==> flow/design.v <==
`timescale 1ns / 1ns
module Branch_Prediction(
    input wire clk,
    input wire rst_n,
    input wire [31:0] PC_IF,         
    output wire Predict_Taken,       
    input wire [31:0] PC_MEM,       
    input wire is_Branch_MEM,      
    input wire Actual_Taken        
);
    reg [1:0] bht [0:63]; 
    integer i;
    wire [5:0] read_index;
    assign read_index = PC_IF[7:2];
    assign Predict_Taken = bht[read_index][1]; 
    wire [5:0] write_index;
    assign write_index = PC_MEM[7:2];
    always @(posedge clk or negedge rst_n) begin
        if (!rst_n) begin
            for (i = 0; i < 64; i = i + 1) begin
                bht[i] <= 2'b01;
            end
        end
        else if (is_Branch_MEM) begin
            case (bht[write_index])
                2'b00: begin
                    if (Actual_Taken) bht[write_index] <= 2'b01;  
                    else              bht[write_index] <= 2'b00;  
                end
                2'b01: begin
                    if (Actual_Taken) bht[write_index] <= 2'b10;  
                    else              bht[write_index] <= 2'b00;  
                end
                2'b10: begin
                    if (Actual_Taken) bht[write_index] <= 2'b11;  
                    else              bht[write_index] <= 2'b01;  
                end
                2'b11: begin
                    if (Actual_Taken) bht[write_index] <= 2'b11;  
                    else              bht[write_index] <= 2'b10;  
                end
            endcase
        end
    end
endmodule
* Reports on Branch_Prediction
The steps from the RTL of Branch_Prediction to its reports follow in flow order.
Lines are those of the file above, counted from 1.
Operators: Yosys type, input widths -> output width; for muxes data width and select width s.
Library cell names are shortened.
Not given: -
- Top module :: Branch_Prediction
- Clock :: clk
- Cell library :: sky130hd
- Corner :: tt_025C_1v80

* Word-level counts
Counts by Yosys on the flattened word-level netlist (proc, flatten, opt, wreduce). Print and check cells are left out. Cells with the same type and inputs are merged into one.
- Equal/unequal tests :: 129
- Muxes and demuxes :: 579
- Reduce/logical cells :: 5
** Operator list (number)
- $mux 2 :: 513
- $pmux 2 s4 :: 64
- $eq 6x6->1 const B :: 64
- $pmux 2 s64 :: 2
- $eq 6x5->1 const B :: 32
- $eq 6x4->1 const B :: 16
- $eq 6x3->1 const B :: 8
- $eq 6x2->1 const B :: 4
- $eq 6x1->1 const B :: 2
- $logic_not 6->1 :: 2
- $eq 2x2->1 const B :: 2
- $reduce_bool 4->1 :: 1
- $eq 2x1->1 const B :: 1
- $logic_not 2->1 :: 1
- $reduce_and 2->1 :: 1
- Flip-flop bits (word level) :: 128
- Input port bits :: 68
- Output and inout bits :: 1
- Elaborated cells :: 777

* Depth
Depth = most cells in a row (Yosys ltp): at word level without a register or memory, in the mapped netlist without a sequential cell, where the memories' decode and read muxes count.
- Depth after elaboration :: 6
- ABC_AREA :: 0
- Mapped depth :: 13
- Depth with buffers taken out :: 8

* After synthesis
Yosys stat after the flow's synthesis: flattened, memories mapped to cells. It holds for the ABC_AREA given above (unset counts as 0); a run with the other value may have another netlist.
** Cell types
- dfstp_2 :: number 64, area in all 1.68E+03 um^2
- dfrtp_1 :: number 64, area in all 1.6E+03 um^2
- mux2_2 :: number 116, area in all 1.31E+03 um^2
- nand2_1 :: number 102, area in all 382.867 um^2
- mux2i_1 :: number 17, area in all 170.163 um^2
- o31ai_1 :: number 22, area in all 165.158 um^2
- buf_6 :: number 14, area in all 157.651 um^2
- nand3_1 :: number 21, area in all 105.101 um^2
- clkbuf_1 :: number 25, area in all 93.84 um^2
- nor2b_1 :: number 15, area in all 93.84 um^2
- o21ai_0 :: number 17, area in all 85.082 um^2
- and3_1 :: number 13, area in all 81.328 um^2
- buf_2 :: number 16, area in all 80.077 um^2
- a32oi_1 :: number 9, area in all 78.826 um^2
- nor2_1 :: number 20, area in all 75.072 um^2
- a21oi_1 :: number 14, area in all 70.067 um^2
- a31oi_1 :: number 11, area in all 68.816 um^2
- nand4_1 :: number 11, area in all 68.816 um^2
Other cell types: 58; their cells: 150.
- Standard cells after synthesis :: 721
- Cell area after synthesis :: 7606.0 um^2
- Sequential area :: 3283.1 um^2
- Mapped flip-flops :: 128
- Buffer cells :: 62

* Worst setup path after synthesis
Source: OpenSTA report_checks on the synthesized netlist (no wires, ideal clock, input and output delay 20% of the period each), path of least setup slack; recovery checks are left aside. Register names are those of the netlist, which keeps one name where synthesis merged equal registers.
- Path kind :: input -> register
- Start point :: in PC_MEM[2]
- End point :: reg bht[50][1]
- Period :: 4.0 ns
- External input delay :: 0.800 ns
- Library setup time :: 0.125 ns
- Time at the first pin :: 0.800 ns
- Arrival :: 3.119 ns
- Required time :: 3.875 ns
- Path slack :: 0.756 ns
- Path delay :: 2.444 ns
- Stages on the path :: 13
- Path buffers :: 5
- Synthesis period reached :: 3.244 ns
"path delay" = arrival - input delay + setup time.
"stages on the path" counts driving pins, that of a launching flip-flop among them; a cell with two outputs on the path counts twice.
"synthesis period reached" is the clock period less the worst setup slack; recovery checks do not enter. This is arithmetic on one report: input and output delays are still those of the set period (20% each).
The rows between start and end are the longest chain of elaborated cells between them; the timing report does not say that the signal goes this way. Where chains are equally long, one stands for them.
Each line given opens the expression or statement behind the cell; cells for indexed reads and writes are added by Yosys, which also makes memories of some case tables.
A register here has more assigning lines than the two given.
- Cells stage by stage :: buf_6 buf_6 buf_2 mux2_1 nand4_1 nand4_1 a221oi_1 o2111a_1 a21oi_2 a211o_1 buf_2 buf_6 mux2_2
- Length of the longest elaborated chain :: 6
- Elaborated cells on any way between the ends :: 81
- Classes of those cells :: eq/ne (66); mux (11); reduce/logical (4)
** RTL lines, path post-synthesis
- from (decl) :: line 7 : input wire [31:0] PC_MEM,
- $eq 6x6->1 :: line 25 : case (bht[write_index])
- $pmux 2 s64 :: line 25
- $mux 2 :: line 24 : else if (is_Branch_MEM) begin
- $eq 2x2->1 :: line 25
- $reduce_bool 4->1
- $reduce_and 2->1
- to (assign) :: line 27 : if (Actual_Taken) bht[write_index] <= 2'b01;
- to (assign) :: line 28 : else              bht[write_index] <= 2'b00;
- to (decl) :: line 11 : reg [1:0] bht [0:63];

* Timing after layout
From the final timing report of record 1: the path of least setup slack in the routed layout; clock arrival at registers is part of the times.
- Path kind :: input -> output
- Start point :: in PC_IF[4]
- End point :: out Predict_Taken
- Period :: 5.74 ns
- External input delay :: 1.15 ns
- Output delay :: 1.15 ns
- Time at the first pin :: 1.15 ns
- Arrival :: 3.98 ns
- Required time :: 4.59 ns
- Path slack :: 0.61 ns
- Stages on the path :: 10
- Path buffers :: 3
The rows between start and end are the longest chain of elaborated cells between them; the timing report does not say that the signal goes this way. Where chains are equally long, one stands for them.
- Cells stage by stage :: clkdlybuf4s50_1 buf_4 and2_1 a221oi_1 a21oi_1 a311oi_1 o221ai_1 o211ai_1 o211ai_1 clkdlybuf4s50_1
- Length of the longest elaborated chain :: 2
- Elaborated cells on any way between the ends :: 65
- RTL lines with such cells :: 1
- Classes of those cells :: eq/ne (63); mux (1); reduce/logical (1)
** RTL lines, path post-layout
- from (decl) :: line 5 : input wire [31:0] PC_IF,
- $eq 6x6->1 :: line 15 : assign Predict_Taken = bht[read_index][1];
- $pmux 2 s64 :: line 15
- to (decl) :: line 6 : output wire Predict_Taken,

Subject: flow runs of Branch_Prediction

Hi,

Measured data: module Branch_Prediction, platform sky130hd, 2 stored runs of the flow under differing settings, order arbitrary. Input and output delays are each 20% of the period that was set; the output load is 0.01 pF.
"worst path time" = time allowed to the worst setup path (clock period - input delay - output delay, where it has them) - its slack; a late launch clock adds to it, a late capture clock takes from it.
By "overall power" is meant OpenSTA's value without simulated activity: inputs other than the clock are taken to toggle once in ten clock periods, and the tool carries that through the logic.

** Record 1
- Settings :: period_ns=5.74; CORE_UTILIZATION=36; HOLD_SLACK_MARGIN=-0.05; CELL_PAD_IN_SITES_DETAIL_PLACEMENT=1; GPL_TIMING_DRIVEN=1; CTS_CLUSTER_SIZE=17; CAP_MARGIN=25; CORE_MARGIN=2; SLEW_MARGIN=20
- Synthesized cell area :: 7,606.0 um^2
- Area inside the die boundary :: 22,306.9 um^2
- Std-cell area (final layout) :: 8,614.5 um^2
- Utilization :: 0.412
- Setup slack of the worst path :: 0.614 ns
- Overall power :: 2.907 mW
- Worst path time :: 2.83 ns
- Worst setup path kind :: input -> output

** Record 2
- Settings :: period_ns=5.04; CORE_UTILIZATION=36; SETUP_SLACK_MARGIN=0.4; PLACE_DENSITY_LB_ADDON=0.2; CELL_PAD_IN_SITES_DETAIL_PLACEMENT=2; TNS_END_PERCENT=85; ABC_AREA=1; GPL_ROUTABILITY_DRIVEN=0; CTS_CLUSTER_DIAMETER=283; CAP_MARGIN=35; SLEW_MARGIN=40; MIN_ROUTING_LAYER=met1; MAX_ROUTING_LAYER=met4; CORE_MARGIN=2
- Synthesized cell area :: 9,459.1 um^2
- Area inside the die boundary :: 27,587.5 um^2
- Std-cell area (final layout) :: 10,839.1 um^2
- Utilization :: 0.418
- Setup slack of the worst path :: 0.411 ns
- Overall power :: 4.130 mW
- Worst path time :: 2.61 ns
- Worst setup path kind :: input -> output

Regards
